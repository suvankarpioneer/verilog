==> flow/design.v <==
`timescale 1ns / 1ps
module PIPO(
input [15:0] data, input Ld, clk, output [15:0] out
    );
    reg [15:0] store;
    assign out= store;
    always@(posedge clk) begin
        if (Ld==1)store<=data;
        end 
endmodule
`timescale 1ns / 1ps
module comparator(
input [15:0] A, B, output gt, eq, lt
    );
    assign gt= (A>B)? 1:0;
    assign eq= (A==B)? 1:0;
    assign lt= (A<B)? 1:0;
endmodule
`timescale 1ns / 1ps
module gcd(
    output gt, lt, eq, input clk, sel_in, sel1, sel2, LdA, LdB, input [15:0] data_in
    );
    wire [15:0] A_out, B_out,X,Y,Z, bus;
    PIPO A(bus, LdA,clk, A_out);
    PIPO B(bus, LdB,clk, B_out);
    comparator C1(A_out, B_out, gt, eq, lt);
    subtract S1(X,Y,Z);
    mux X1(sel1, A_out, B_out, X);
    mux Y1(sel2, A_out, B_out, Y);
    mux D1(sel_in, data_in, Z, bus);
endmodule
`timescale 1ns / 1ps
module mux(
input select, input [15:0] in1, in2, output [15:0] out
    );
    assign out= select? in1:in2;
endmodule
`timescale 1ns / 1ps
module subtract(
input [15:0] A, B, output [15:0] out
    );
    assign out = A-B;
endmodule
-- Reports on gcd
What the tools print for gcd, step after step.
Line numbers count from 1 in the design file above.
A cell with n/a has no value.
- top: gcd
- clock input: clk
- cell library: sky130hd
- library corner: tt_025C_1v80

-- Word level
Source: Yosys, flattened and elaborated, memories not mapped. Widths are those after wreduce; folded enables and synchronous resets count as part of the registers. Registers that Yosys merges into a memory's read port (data or address) are not register bits. Print and check cells do not count. Equal cells are merged and count once.
- order comparisons at 2
- $add $sub $neg at 1
- eq/ne operators: 1
- noted mux-type cells: 6
- operators with widths (operator ; count):
    16-bit two-way mux ; 3
    16-bit subtractor ; 1
    16-bit greater-than comparator ; 1
    16-bit < comparator ; 1
    16-bit == test ; 1
    1-bit two-way mux ; 3
- noted output and inout port bits: 3
- elaborated cells: 12
- register bits after elaboration at 32

-- Depth
Yosys ltp: most cells in a row. Word level: on the elaborated netlist, between registers, memories and ports. Mapped: between sequential cells and ports; inverters and the memories' decode and read muxes count.
- noted word-level depth: 3
- ABC_AREA at 1
- mapped depth: 16
- noted mapped depth without buffers: 15

-- After synthesis
Source: synth_stat.txt of the flow (Yosys; design flattened, memories mapped). It holds for the ABC_AREA given above (unset counts as 0); a run with the other value may have another netlist.
- buffers: 9
- noted flip-flops: 32
- noted mapped area: 2802.7 um^2
- cell count: 397
- sequential part of the area at 960.9 um^2
- cell types (type ; count ; total area (um^2)):
    sky130_fd_sc_hd__edfxtp_1 ; 32 ; 960.922
    sky130_fd_sc_hd__nand2_1 ; 149 ; 559.286
    sky130_fd_sc_hd__ha_1 ; 31 ; 387.872
    sky130_fd_sc_hd__inv_1 ; 58 ; 217.709
    sky130_fd_sc_hd__o21ai_0 ; 37 ; 185.178
    sky130_fd_sc_hd__nand3_1 ; 19 ; 95.091
    sky130_fd_sc_hd__a21oi_1 ; 17 ; 85.082
    sky130_fd_sc_hd__nor2_1 ; 16 ; 60.058
    sky130_fd_sc_hd__nand2_2 ; 6 ; 37.536
    sky130_fd_sc_hd__clkbuf_1 ; 7 ; 26.275
    sky130_fd_sc_hd__fa_1 ; 1 ; 20.019
    sky130_fd_sc_hd__xor2_1 ; 2 ; 17.517
    sky130_fd_sc_hd__nand3b_1 ; 2 ; 15.014
    sky130_fd_sc_hd__nor3_1 ; 3 ; 15.014
    sky130_fd_sc_hd__and2_1 ; 2 ; 12.512
    sky130_fd_sc_hd__nand4_1 ; 2 ; 12.512
    sky130_fd_sc_hd__or2_0 ; 2 ; 12.512
    sky130_fd_sc_hd__or2_1 ; 2 ; 12.512
Other cell types: 8; their cells: 9.

-- Worst setup path after synthesis
Path of least setup slack by OpenSTA after synthesis, without wires, with an ideal clock, recovery checks aside; 20% of the period is set as input and as output delay. Where synthesis merged equal registers, the netlist keeps one of their names.
- path kind: input-to-reg
- from: input sel2
- to: register A.store[8]
- period at 4800 ps
- driving pins on the path at 15
- launch time at the first pin: 960 ps
- noted path buffers: 1
- setup time at 256 ps
- data required time at 4544 ps
- noted path delay: 1904 ps
- noted path slack: 1936 ps
- noted arrival: 2608 ps
- noted synthesis period reached: 2864 ps
"path delay" is the arrival time less input delay plus setup time.
"driving pins on the path": output pins that drive a net of the path, with the launching flip-flop's if there is one; two outputs of one cell count as two.
"synthesis period reached" = period - worst setup slack (recovery checks aside). The figure is calculated, with input and output delays left at 20% of the set period.
Between the ends stands the longest chain of elaborated cells between them, by number of cells; it is not shown to be the way that was timed. Of several equally long chains one is given.
Each line given opens the expression or statement behind the cell; cells for indexed reads and writes are added by Yosys, which also makes memories of some case tables.
- cells stage by stage: sky130_fd_sc_hd__inv_1 > sky130_fd_sc_hd__clkbuf_1 > sky130_fd_sc_hd__nand2_1 > sky130_fd_sc_hd__o21ai_0 > sky130_fd_sc_hd__ha_1 > sky130_fd_sc_hd__inv_1 > sky130_fd_sc_hd__fa_1 > sky130_fd_sc_hd__nand2_2 > sky130_fd_sc_hd__nand2_2 > sky130_fd_sc_hd__and2_4 > sky130_fd_sc_hd__nand2_2 > sky130_fd_sc_hd__nand2_2 > sky130_fd_sc_hd__xor2_1 > sky130_fd_sc_hd__nand2_1 > sky130_fd_sc_hd__nand2_1
- noted length of the longest elaborated chain: 3
- elaborated cells between the ends (all ways) at 3
- noted source lines of those cells: 2
- classes of those cells: add/sub (1); mux (2)
- RTL lines, path post-synthesis (what ; line ; text):
    from (decl) ; 21 ; output gt, lt, eq, input clk, sel_in, sel1, sel2, LdA, LdB, input [15:0] data_in
    16-bit two-way mux ; 36 ; assign out= select? in1:in2;
    16-bit subtractor ; 42 ; assign out = A-B;
    16-bit two-way mux ; 36 ;
    to (assign) ; 8 ; if (Ld==1)store<=data;
    to (decl) ; 5 ; reg [15:0] store;

-- Timing after layout
Path of least setup slack in the final report of flow run A (OpenROAD, finished layout, wires in). Where an end is a register, its clock arrival counts in the times.
The report prints the path's times to 10 ps; the period is as set.
- path kind: reg-to-output
- from: register A.store[15]
- to: output lt
- noted arrival: 1990 ps
- noted path buffers: 1
- external output delay: 760 ps
- driving pins on the path at 9
- launch time at the first pin: 280 ps
- noted path slack: 1050 ps
- period at 3800 ps
- data required time at 3040 ps
Between the ends stands the longest chain of elaborated cells between them, by number of cells; it is not shown to be the way that was timed. Of several equally long chains one is given.
- cells stage by stage: sky130_fd_sc_hd__edfxtp_1 > sky130_fd_sc_hd__ha_1 > sky130_fd_sc_hd__nand2_1 > sky130_fd_sc_hd__nor2_2 > sky130_fd_sc_hd__nand2_1 > sky130_fd_sc_hd__inv_1 > sky130_fd_sc_hd__nand2_1 > sky130_fd_sc_hd__and2_1 > sky130_fd_sc_hd__dlygate4sd2_1
- noted length of the longest elaborated chain: 2
- elaborated cells between the ends (all ways) at 2
- noted source lines of those cells: 1
- classes of those cells: compare (1); mux (1)
- RTL lines, path after layout (what ; line ; text):
    from (decl) ; 5 ; reg [15:0] store;
    from (assign) ; 8 ; if (Ld==1)store<=data;
    16-bit < comparator ; 17 ; assign lt= (A<B)? 1:0;
    1-bit two-way mux ; 17 ;
    to (decl) ; 21 ; output gt, lt, eq, input clk, sel_in, sel1, sel2, LdA, LdB, input [15:0] data_in

==> runs of gcd <==
2 stored runs of gcd in the flow (synthesis by Yosys, layout by OpenROAD, sky130hd cells), in arbitrary order. Constraints: input delay and output delay 20% of the set period each, output load 0.01 pF.
"achieved period": clock period set for the run, less the worst setup slack. It is reckoned from that one timing run; input and output delays stay at 20% of the period that was set.
"critical setup path time" = time allowed to the worst setup path (clock period - input delay - output delay, where it has them) - its slack; a late launch clock adds to it, a late capture clock takes from it.
"total power after layout": no workload was simulated; the value follows from the tool's default switching activity.
"critical setup path time" is given in steps of 10 ps.

Flow run A

==> flow/run.sh <==
#!/bin/bash
# the make line also repeats the synthesis and layout settings of config.mk as NAME=value (left out here)
make -C /OpenROAD-flow-scripts/flow DESIGN_CONFIG=/design/flow/config.mk WORK_HOME=/design/flow/orfs CLKGATE_MAP_FILE= finish
==> flow/config.mk <==
export PLATFORM = sky130hd
export DESIGN_NAME = gcd
export DESIGN_NICKNAME = gcd
export VERILOG_FILES = /design/flow/design.v
export SDC_FILE = /design/flow/constraint.sdc
export NUM_CORES = 4
export LEC_CHECK = 0
export ABC_AREA = 1
export CAP_MARGIN = 20
export CORE_MARGIN = 2
export CORE_UTILIZATION = 44
export CTS_CLUSTER_DIAMETER = 176
export GPL_ROUTABILITY_DRIVEN = 0
export PLACE_DENSITY_LB_ADDON = 0.21
export SETUP_SLACK_MARGIN = 0.92
export SLEW_MARGIN = 20
export TNS_END_PERCENT = 100
==> flow/constraint.sdc <==
create_clock -name core_clock -period 3.8 [get_ports {clk}]
set_input_delay 0.7600 -clock core_clock [delete_from_list [all_inputs] [get_ports {clk}]]
set_output_delay 0.7600 -clock core_clock [all_outputs]
set_load 0.01 [all_outputs]

Measured in flow run A:
- achieved period at 2749 ps
- noted the critical setup path time: 1990 ps
- worst setup path type: reg-to-output
- die outline area at 7024.1 um^2
- worst setup slack after layout: 1051 ps
- total power after layout: 0.001434 W
- smallest hold slack at 863 ps
- summed negative setup slack: 0 ps
- noted the area of the standard cells in the finished layout: 3263.1 um^2
- mapped cell area after synthesis: 2802.7 um^2
- post-route utilization: 0.523

Flow run B

==> flow/run.sh <==
#!/bin/bash
# the make line also repeats the synthesis and layout settings of config.mk as NAME=value (left out here)
make -C /OpenROAD-flow-scripts/flow DESIGN_CONFIG=/design/flow/config.mk WORK_HOME=/design/flow/orfs CLKGATE_MAP_FILE= finish
==> flow/config.mk <==
export PLATFORM = sky130hd
export DESIGN_NAME = gcd
export DESIGN_NICKNAME = gcd
export VERILOG_FILES = /design/flow/design.v
export SDC_FILE = /design/flow/constraint.sdc
export NUM_CORES = 4
export LEC_CHECK = 0
export ABC_AREA = 1
export CAP_MARGIN = 20
export CORE_ASPECT_RATIO = 0.86
export CORE_MARGIN = 2
export CORE_UTILIZATION = 30
export CTS_CLUSTER_DIAMETER = 131
export GPL_ROUTABILITY_DRIVEN = 1
export MIN_ROUTING_LAYER = met1
export PLACE_DENSITY_LB_ADDON = 0.05
export SETUP_SLACK_MARGIN = 0.44
export SLEW_MARGIN = 20
==> flow/constraint.sdc <==
create_clock -name core_clock -period 3.38 [get_ports {clk}]
set_input_delay 0.6760 -clock core_clock [delete_from_list [all_inputs] [get_ports {clk}]]
set_output_delay 0.6760 -clock core_clock [all_outputs]
set_load 0.01 [all_outputs]

Measured in flow run B:
- achieved period at 2733 ps
- noted the critical setup path time: 2060 ps
- worst setup path type: reg-to-output
- die outline area at 10133.6 um^2
- worst setup slack after layout: 647 ps
- total power after layout: 0.00167 W
- smallest hold slack at 884 ps
- summed negative setup slack: 0 ps
- noted the area of the standard cells in the finished layout: 3375.7 um^2
- mapped cell area after synthesis: 2802.7 um^2
- post-route utilization: 0.375
