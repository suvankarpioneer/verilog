==> flow/design.v <==
`timescale 1ns / 1ps
module uart(input start, clk, input [7:0] in,input receive, output reg Tx, output reg [7:0] Rx);
localparam LOAD = 2'b01,
           SEND = 2'b10,
           IDLE = 2'b00,
           START = 2'b01,
           GENERATE = 2'b10,
           COMPARE = 2'b11;
reg [1:0] select;      
reg par_Tx;
reg [3:0] count;
reg [7:0] out;
reg [1:0] state;
reg [8:0] temp;
reg par_Rx ;
reg resend;
reg [3:0] count1; 
always@ (negedge clk)
begin
if(start) begin
Tx <= 1'b1; 
out <= 0; 
select <= 2'bxx;
end
else begin
	   par_Tx <= in[7]^in[6]^in[5]^in[4]^in[3]^in[2]^in[1]^in[0];
	   select<= LOAD;
	   Tx <=1'b1;
	   count <= 0;
		case (select)
			LOAD: begin out <= in;
			            select <= SEND;
			            Tx <= 1'b0;
			      end
			SEND: begin
			            if(count != 4'b1001) begin
			                 count <= count+1; 
			                 Tx <= out[0];
			                 out <= {par_Tx,out[7:1]};
			                 select <= SEND;
			                 end
			            else Tx <= 1'b1;
			      end 
		endcase
		end
end
always @(negedge clk)
begin
    count1 <= 0;
    state <= IDLE;
    case(state)
    IDLE: begin
        if(!receive)begin
            state <= START;
            temp <= 9'bxxxxxxxxx;
            par_Rx<=1'bx;
            Rx<= 8'bxxxxxxxx;
        end
    end
    START: begin if (count1 != 4'b1001)
                            begin
                            count1 <= count1 + 1;
                            temp[count1]<=receive;
                            state <= START;
                            end
                 else begin
                        par_Rx <= temp[7]^temp[6]^temp[5]^temp[4]^temp[3]^temp[2]^temp[1]^temp[0];     
                        state <= COMPARE;  
                      end   
           end 
    COMPARE: begin 
                if(temp[8]==par_Rx) begin
                                     Rx <= temp;
                                     state <= IDLE;
                                 end
                else begin resend<= 1'b1;
                           Rx <= 8'bxxxxxxxx;
                           state <= IDLE;
                     end
             end
    endcase
end
endmodule
**Step by step through the tools: uart**

The steps from the RTL of uart to its reports follow in flow order.
Line numbers count from 1 in the design file above.
Library cell names are shortened.
Not given: n/a

- Top: uart
- Clock port: clk
- Library: sky130hd
- Corner: tt_025C_1v80

**Word level**

Yosys after proc, flatten, opt, wreduce and memory -nomap, before mapping. Memory bits, and registers merged into a memory's read port (data or address), are not among the register bits. Print and check cells are not counted. Equal cells are merged and count once.

- Add/sub/neg operators: 3
- Multiply operators: 0
- Div/mod/pow operators: 0
- Magnitude comparators: 0
- Eq/ne operators: 11
- Shift operators: 2
- Multiplexer cells: 16
- Bitwise operators: 17
- Reductions and logical operators: 10

Operators by type and width:

| kind | count |
|---|---|
| 2-to-1 mux 8 bit | 3 |
| 2-to-1 mux 9 bit | 2 |
| case mux 8 bit (select 2 bit) | 1 |
| bitwise XOR 1 bit | 14 |
| variable shift 1 x 5 -> 9 bit | 1 |
| variable shift 1 x 5 -> 9 bit (first input constant) | 1 |
| bitwise AND 9 bit | 1 |
| bitwise OR 9 bit | 1 |
| NOT 9 bit | 1 |
| != test 2 bit (second input constant) | 4 |
| AND reduction 2 bit | 4 |
| adder 4 x 1 -> 4 bit (second input constant) | 2 |
| != test 4 bit (second input constant) | 2 |
| case mux 2 bit (select 2 bit) | 2 |
| nonzero test 2 bit | 3 |
| AND reduction 3 bit | 2 |
| 2-to-1 mux 2 bit | 3 |
| negator 4 -> 5 bit | 1 |
| == test 2 x 1 -> 1 bit (second input constant) | 2 |
| == test 2 bit (second input constant) | 2 |
| 2-to-1 mux 1 bit | 4 |
| zero test 2 bit | 1 |
| case mux 1 bit (select 2 bit) | 1 |
| == test 1 bit | 1 |

- Bits in registers: 40
- Latch bits: 0
- RAM bits: 0
- Memory bits (read-only): 0
- Word width x clocked read ports: 0
- Memories: 0
- Bits of input ports: 11
- Output and inout port bits: 9
- Word-level cells: 69

**Logic depth**

Yosys ltp: most cells in a row. Word level: on the elaborated netlist, between registers, memories and ports. Mapped: between sequential cells and ports; inverters and the memories' decode and read muxes count.

- Word-level depth: 9
- ABC_AREA: 0
- Mapped depth: 7
- Gate-level depth less buffers: 5

**Mapped cells and area**

The flow's flattened synthesis, as Yosys stat reports it; memories are mapped. The netlist is that of the ABC_AREA named above (0 if unset); the other value can give another one.

Cells by type:

| type | count | area in all (µm²) |
|---|---|---|
| edfxtp_1 | 21 | 630.605 |
| dfxtp_1 | 17 | 340.326 |
| ha_1 | 8 | 100.096 |
| mux2i_1 | 8 | 80.077 |
| xnor2_1 | 8 | 70.067 |
| o21ai_0 | 12 | 60.058 |
| nand2b_1 | 8 | 50.048 |
| or3_1 | 8 | 50.048 |
| a21oi_1 | 9 | 45.043 |
| buf_6 | 4 | 45.043 |
| o22ai_1 | 7 | 43.792 |
| nor4b_1 | 4 | 35.034 |
| nor2_1 | 9 | 33.782 |
| inv_1 | 8 | 30.029 |
| nand3b_1 | 4 | 30.029 |
| xor2_1 | 3 | 26.275 |
| nand4_1 | 4 | 25.024 |
| a21o_1 | 3 | 22.522 |

Not listed: further types 20, cells in them 31.

- Cells in the netlist: 176
- Synthesis area: 1,936.9 µm²
- Area of sequential cells: 970.9 µm²
- Flip-flop cells: 38
- Buffer cells: 10

Appendix: measured runs

Below are 2 stored runs of the flow (Yosys, OpenROAD; platform sky130hd) on uart, each with its settings and what was measured, unordered. Constraints: input delay and output delay 20% of the set period each, output load 0.01 pF.
Among the settings, . means not set for that run.
Among the results, . means that no value is shown for the run.

| setting or result | job 1 | job 2 |
|---|---|---|
| period_ns | 2.3 | 3.67 |
| CORE_UTILIZATION | 55 | 46 |
| SETUP_SLACK_MARGIN | 0.27 | 0.13 |
| PLACE_DENSITY | 0.42 | . |
| CORE_ASPECT_RATIO | 1.03 | 1.31 |
| CORE_MARGIN | 2 | 4 |
| CELL_PAD_IN_SITES_DETAIL_PLACEMENT | 1 | 2 |
| TNS_END_PERCENT | 65 | 30 |
| ABC_AREA | 0 | . |
| GPL_TIMING_DRIVEN | 1 | . |
| CAP_MARGIN | 10 | 0 |
| MAX_ROUTING_LAYER | met5 | . |
| SLEW_MARGIN | 20 | 20 |
| PLACE_DENSITY_LB_ADDON | . | 0.07 |
| CELL_PAD_IN_SITES_GLOBAL_PLACEMENT | . | 2 |
| GPL_ROUTABILITY_DRIVEN | . | 0 |
| MIN_ROUTING_LAYER | . | met1 |
| total negative slack (ns) | -2.495 | . |
| utilization after layout (%) | 73.8 | . |
| smallest hold slack (ns) | 0.447 | . |
| worst setup slack after layout (ns) | -0.397 | . |
| area of the die (µm²) | 4,012.1 | . |
| mapped cell area after synthesis (µm²) | 1,936.9 | . |

Job 2: stopped before the end: clock tree synthesis reported DPL-0033
